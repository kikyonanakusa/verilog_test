==> flow/design.v <==
module problem5 (
  input [15:0] i_data_0,
  input [15:0] i_data_1,
  input [15:0] i_data_2,
  input [15:0] i_data_3,
  input [1:0]  i_ctrl,
  input i_clk,
  output reg [15:0] o_data
);
  wire [15:0] w_data;
  assign w_data = select_data(i_ctrl);
  always @(posedge i_clk) begin
    o_data <= w_data;
  end
  function [15:0] select_data;
    input [1:0] ctrl;
    begin
      case (ctrl)
        2'b00: select_data = i_data_0;
        2'b01: select_data = i_data_1;
        2'b10: select_data = i_data_2;
        2'b11: select_data = i_data_3;
        default: select_data = 16'h0000;
      endcase
    end
  endfunction
endmodule
[Step by step through the tools: problem5]
What the tools print for problem5, step after step.
Lines are those of the file above, counted from 1.
Library cell names are shortened.
Not given: --
Inputs
  top module: problem5
  clock: i_clk
  cell library: sky130hd
  corner: tt_025C_1v80

[After elaboration]
Yosys after proc, flatten, opt, wreduce and memory -nomap, before mapping. Enables and synchronous resets that opt folds into registers are not counted as muxes. Memory bits, and registers merged into a memory's read port (data or address), are not among the register bits. Print and check cells are not counted. Equal cells are merged and count once.
Word-level totals
  input port bits: 67
  output and inout port bits: 16
  flip-flop bits (word level): 16
  elaborated cells: 6
Cells by class
  multiplexer cells: 1
  reductions and logical operators: 1
  eq/ne operators: 3
Operators by type and width (number)
  16-bit case mux with 4-bit select: 1
  2-bit equality test (second input constant): 2
  2-bit by 1-bit equality test with 1-bit output (second input constant): 1
  2-bit zero test: 1

[Longest topological paths]
Yosys ltp: most cells in a row. Word level: on the elaborated netlist, between registers, memories and ports. Mapped: between sequential cells and ports; inverters and the memories' decode and read muxes count.
Depth
  depth after elaboration: 2
  ABC_AREA: 0
  gate-level depth with buffers: 3
  depth with buffers taken out: 1

[Mapped cells and area]
Yosys stat after the flow's synthesis: flattened, memories mapped to cells. It holds for the ABC_AREA given above (unset counts as 0); a run with the other value may have another netlist.
Cell types
  dfxtp_1: number 16, total area 320.307 um^2
  mux4_2: number 10, total area 225.216 um^2
  mux4_1: number 6, total area 157.651 um^2
  buf_12: number 1, total area 20.019 um^2
  buf_6: number 1, total area 11.261 um^2
  buf_2: number 2, total area 10.01 um^2
Mapped netlist
  buffers: 4
  flip-flop cells: 16
  cells in the netlist: 36
  cell area after synthesis: 744.5 um^2
  sequential part of the area: 320.3 um^2

[Timing after synthesis]
Path of least setup slack by OpenSTA after synthesis, without wires, with an ideal clock, recovery checks aside; 20% of the period is set as input and as output delay. Where synthesis merged equal registers, the netlist keeps one of their names.
Timing path post-synthesis
  kind: input to register
  from: in i_ctrl[0]
  to: reg o_data[10]
  launch time at the first pin: 374 ps
  path slack: 632 ps
  input delay: 374 ps
  delay of the path: 865 ps
  buffers on the path: 2
  stages on the path: 3
  library setup time: 135 ps
  required time: 1735 ps
  period: 1870 ps
  arrival: 1104 ps
  synthesis period reached: 1238 ps
"delay of the path" = arrival - input delay + setup time.
"stages on the path": output pins that drive a net of the path, with the launching flip-flop's if there is one; two outputs of one cell count as two.
"synthesis period reached" is the clock period less the worst setup slack; recovery checks do not enter. This is arithmetic on one report: input and output delays are still those of the set period (20% each).
Between the ends stands the longest chain of elaborated cells between them, by number of cells; it is not shown to be the way that was timed. Of several equally long chains one is given.
Each line given opens the expression or statement behind the cell; cells for indexed reads and writes are added by Yosys, which also makes memories of some case tables.
On the way, post-synthesis
  path through: buf_6 buf_12 mux4_2
  cells in the longest elaborated chain: 2
  elaborated cells on any way between the ends: 5
  source lines of those cells: 1
  those cells by class: eq/ne: 3; mux: 1; reduce/logical: 1
RTL lines, path post-synthesis
  start: declaration: line 6  | input [1:0]  i_ctrl,
  2-bit equality test: line 18  | case (ctrl)
  16-bit case mux with 4-bit select: line 18
  end: assignment: line 13  | o_data <= w_data;
  end: declaration: line 8  | output reg [15:0] o_data

[Worst path after layout]
From the final timing report of entry B: the path of least setup slack in the routed layout; clock arrival at registers is part of the times.
The path's times are printed in steps of 10 ps; the period is the one set.
Timing path post-layout
  kind: register to output
  from: reg o_data[14]
  to: out o_data[14]
  period: 821 ps
  output delay: 160 ps
  arrival: 730 ps
  required time: 660 ps
  launch time at the first pin: 280 ps
  buffers on the path: 1
  path slack: -70 ps
  stages on the path: 2
On the way, post-layout
  path through: dfxtp_1 buf_2
  cells in the longest elaborated chain: 0
  elaborated cells on any way between the ends: 0
  source lines of those cells: 0
RTL lines, path post-layout
  start: declaration: line 8  | output reg [15:0] o_data
  start: assignment: line 13  | o_data <= w_data;
  end: declaration: line 8

Subject: flow runs of problem5

Hi,

Below are 2 stored runs of the flow (Yosys, OpenROAD; platform sky130hd) on problem5, each with its settings and what was measured, unordered. Constraints: input delay and output delay 20% of the set period each, output load 0.01 pF.
By "achieved clock period" is meant the clock period of the run minus its worst setup slack. This is arithmetic on one report: input and output delays are still those of the set period (20% each).
"worst setup path time" = time allowed to the worst setup path (clock period - input delay - output delay, where it has them) - its slack; a late launch clock adds to it, a late capture clock takes from it.
"worst setup path time" is known to 10 ps.
[entry A] settings: period_ns=1.13, CORE_UTILIZATION=43, PLACE_DENSITY_LB_ADDON=0.03, HOLD_SLACK_MARGIN=0.23, CORE_MARGIN=8, CELL_PAD_IN_SITES_DETAIL_PLACEMENT=1, TNS_END_PERCENT=50, GPL_TIMING_DRIVEN=1, CTS_CLUSTER_SIZE=40, SLEW_MARGIN=0, MIN_ROUTING_LAYER=met2, MAX_ROUTING_LAYER=met5, CAP_MARGIN=20
[entry A] result: did not finish, placement stopped with FLW-0024
[entry B] settings: period_ns=0.821, CORE_UTILIZATION=36, SETUP_SLACK_MARGIN=0.09, PLACE_DENSITY=0.63, ABC_AREA=0, GPL_ROUTABILITY_DRIVEN=0, CTS_CLUSTER_SIZE=98, SLEW_MARGIN=25, MIN_ROUTING_LAYER=met1, MAX_ROUTING_LAYER=met4, CAP_MARGIN=20, CORE_MARGIN=2
[entry B] result: chip area after synthesis (Yosys) 744.5 um^2, die area 2447.8 um^2, standard-cell area of the final layout 1541.5 um^2, worst setup slack after layout -73 ps, achieved clock period 894 ps, worst setup path time 730 ps, worst setup path kind register to output

Regards
