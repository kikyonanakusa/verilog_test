==> flow/design.v <==
module problem4 (
  input i_clk,
  input i_rst,
  output [15:0] o_p
);
  reg [15:0] r_0;
  wire [15:0] w_0;
  wire [15:0] zero;
  wire [15:0] one;
  wire [15:0] w_1;
  assign zero = 16'h0000;
  assign one = 16'h0001;
  always @(posedge i_clk) begin
    r_0 <= w_1;
  end
  assign w_0 = r_0 + one;
  assign w_1 = i_rst ? zero : w_0;
  assign o_p = r_0;
endmodule
# == Step by step through the tools: problem4 ==
# Tool output for the design above, in the order of the flow.
# Lines are those of the file above, counted from 1.
# Operators carry their Yosys type and port widths (W data, S select, Z words).
# Not given: -
# design
top,problem4
clock_port,i_clk
lib,sky130hd
pvt_corner,tt_025C_1v80

# == After elaboration ==
# Source: Yosys, flattened and elaborated, memories not mapped. Widths are those after wreduce; folded enables and synchronous resets count as part of the registers. Registers that Yosys merges into a memory's read port (data or address) are not register bits. Print and check cells do not count. Equal cells are merged and count once.
# word_totals
ff_bits,16
latch_bits,0
ramBits,0
romBits,0
clocked_rd_ports_x_width,0
mem_count,0
word_cells,2
# classes
addsub,1
multipliers,0
div,0
n_cmp,0
n_eq,0
shift,0
n_mux,0
bitwise,0
reduce_logical,0
# ops
op,count
$add A16 B1 Y16 const B,1

# == Logic depth ==
# Yosys ltp: most cells in a row. Word level: on the elaborated netlist, between registers, memories and ports. Mapped: between sequential cells and ports; inverters and the memories' decode and read muxes count.
# depth
depth_word,1
ABC_AREA,0
depth_mapped,4
mapped_depth_nobuf,4

# == After synthesis ==
# The flow's flattened synthesis, as Yosys stat reports it; memories are mapped. The netlist is that of the ABC_AREA named above (0 if unset); the other value can give another one.
# Totals and module areas in this step are rounded.
# types
type,count,area_total_um2
sky130_fd_sc_hd__dfxtp_1,16,320.307
sky130_fd_sc_hd__nor4_4,2,42.541
sky130_fd_sc_hd__a21oi_1,7,35.034
sky130_fd_sc_hd__mux2_1,3,33.782
sky130_fd_sc_hd__nor2b_1,5,31.28
sky130_fd_sc_hd__nand3_1,6,30.029
sky130_fd_sc_hd__nor2_1,8,30.029
sky130_fd_sc_hd__o31ai_1,4,30.029
sky130_fd_sc_hd__or4_1,4,30.029
sky130_fd_sc_hd__nand4_4,1,21.27
sky130_fd_sc_hd__or3_1,3,18.768
sky130_fd_sc_hd__xor2_1,2,17.517
sky130_fd_sc_hd__nand2_1,4,15.014
sky130_fd_sc_hd__o21ai_0,3,15.014
sky130_fd_sc_hd__ha_1,1,12.512
sky130_fd_sc_hd__nand4_2,1,12.512
sky130_fd_sc_hd__nor4_1,2,12.512
sky130_fd_sc_hd__buf_6,1,11.261
# Not listed: further types 5, cells in them 8.
# synth_totals
mapped_cells,81
area_um2,764
seqArea_um2,320
flip_flops,16
buf_cells,3

# == Timing after synthesis ==
# Source: OpenSTA report_checks on the synthesized netlist (no wires, ideal clock, input and output delay 20% of the period each), path of least setup slack; recovery checks are left aside. Register names are those of the netlist, which keeps one name where synthesis merged equal registers.
# synth_path
path_kind,register to register
start,register r_0[0]
end,register r_0[14]
period_ps,2010
setup_ps,123
t_first_pin_ps,0
t_arrival_ps,1446
setup_slack_ps,440
path_delay_ps,1569
stages,5
n_path_buf,0
period_less_setup_slack_ps,1570
# "path_delay_ps" = arrival - input delay + setup time.
# "stages": output pins that drive a net of the path, with the launching flip-flop's if there is one; two outputs of one cell count as two.
# "period_less_setup_slack_ps" = period - worst setup slack (recovery checks aside). The figure is calculated, with input and output delays left at 20% of the set period.
# The rows between start and end are the longest chain of elaborated cells between them; the timing report does not say that the signal goes this way. Where chains are equally long, one stands for them.
# A line is the first line of the expression or statement that the cell stems from. Yosys adds cells for indexed reads and writes and turns some case tables into memories.
# synth_via
path_cell_list,sky130_fd_sc_hd__dfxtp_1 > sky130_fd_sc_hd__ha_1 > sky130_fd_sc_hd__nand2_1 > sky130_fd_sc_hd__nor4_4 > sky130_fd_sc_hd__mux2_1
elab_chain_len,1
cells_between,1
# synth_rtl
item,line,text
"start, declared",6,reg [15:0] r_0;
"start, assigned",14,r_0 <= w_1;
$add A16 B1 Y16,16,assign w_0 = r_0 + one;
"end, assigned",14,
"end, declared",6,

# == Worst path after layout ==
# Path of least setup slack in the final report of job 1 (OpenROAD, finished layout, wires in). Where an end is a register, its clock arrival counts in the times.
# The path's times are printed in steps of 10 ps; the period is the one set.
# layout_path
path_kind,register to output
start,register r_0[8]
end,output o_p[8]
period_ps,1720
output_delay_ps,340
t_first_pin_ps,290
t_arrival_ps,1320
setup_slack_ps,60
stages,2
n_path_buf,1
# layout_via
path_cell_list,sky130_fd_sc_hd__dfxtp_1 > sky130_fd_sc_hd__clkdlybuf4s50_1
elab_chain_len,0
cells_between,0
# layout_rtl
item,line,text
"start, declared",6,reg [15:0] r_0;
"start, assigned",14,r_0 <= w_1;
"end, declared",4,output [15:0] o_p

# Flow runs of problem4

2 stored runs of problem4 in the flow (synthesis by Yosys, layout by OpenROAD, sky130hd cells), in arbitrary order. Constraints: input delay and output delay 20% of the set period each, output load 0.01 pF.
"period_reached_ps" = clock period - worst setup slack. The figure is calculated, with input and output delays left at 20% of the set period.
By "worst_path_allowed_less_slack_ps" is meant the share of the clock period that the worst setup path is allowed (20% is reserved at inputs, 20% at outputs), minus its slack. Clock arrival times at its registers enter into it.
By "final_power_uw" is meant OpenSTA's value without simulated activity: inputs other than the clock are taken to toggle once in ten clock periods, and the tool carries that through the logic.
"worst_path_allowed_less_slack_ps" is known to 10 ps.
Measured values are rounded.

Job 1, flow files:
==> flow/run.sh <==
#!/bin/bash
# the make line also repeats the synthesis and layout settings of config.mk as NAME=value (left out here)
make -C /OpenROAD-flow-scripts/flow DESIGN_CONFIG=/design/flow/config.mk WORK_HOME=/design/flow/orfs CLKGATE_MAP_FILE= finish
==> flow/config.mk <==
export PLATFORM = sky130hd
export DESIGN_NAME = problem4
export DESIGN_NICKNAME = problem4
export VERILOG_FILES = /design/flow/design.v
export SDC_FILE = /design/flow/constraint.sdc
export NUM_CORES = 4
export LEC_CHECK = 0
export CAP_MARGIN = 20
export CORE_MARGIN = 2
export CORE_UTILIZATION = 37
export SLEW_MARGIN = 20
==> flow/constraint.sdc <==
create_clock -name core_clock -period 1.72 [get_ports {i_clk}]
set_input_delay 0.3440 -clock core_clock [delete_from_list [all_inputs] [get_ports {i_clk}]]
set_output_delay 0.3440 -clock core_clock [all_outputs]
set_load 0.01 [all_outputs]

==> results of job 1, as CSV <==
result,value
utilization_pct,52.5
final_power_uw,687
holdWs_ps,526
setup_ws_ps,58
final_cell_area_um2,1030
final_setup_tns_ps,0
dieArea_um2,2450
period_reached_ps,1662
worst_path_allowed_less_slack_ps,1320
worst_path_kind,"register to output"
synth_area_um2,764

Job 2, flow files:
==> flow/run.sh <==
#!/bin/bash
# the make line also repeats the synthesis and layout settings of config.mk as NAME=value (left out here)
make -C /OpenROAD-flow-scripts/flow DESIGN_CONFIG=/design/flow/config.mk WORK_HOME=/design/flow/orfs CLKGATE_MAP_FILE= finish
==> flow/config.mk <==
export PLATFORM = sky130hd
export DESIGN_NAME = problem4
export DESIGN_NICKNAME = problem4
export VERILOG_FILES = /design/flow/design.v
export SDC_FILE = /design/flow/constraint.sdc
export NUM_CORES = 4
export LEC_CHECK = 0
export ABC_AREA = 1
export CAP_MARGIN = 0
export CELL_PAD_IN_SITES_DETAIL_PLACEMENT = 0
export CORE_ASPECT_RATIO = 1.41
export CORE_MARGIN = 8
export CORE_UTILIZATION = 65
export CTS_CLUSTER_DIAMETER = 65
export MIN_ROUTING_LAYER = met1
export PLACE_DENSITY_LB_ADDON = 0.23
export SETUP_SLACK_MARGIN = 0.03
export SLEW_MARGIN = 20
==> flow/constraint.sdc <==
create_clock -name core_clock -period 2.16 [get_ports {i_clk}]
set_input_delay 0.4320 -clock core_clock [delete_from_list [all_inputs] [get_ports {i_clk}]]
set_output_delay 0.4320 -clock core_clock [all_outputs]
set_load 0.01 [all_outputs]

Job 2: stopped before the end: floorplanning reported PDN-0185
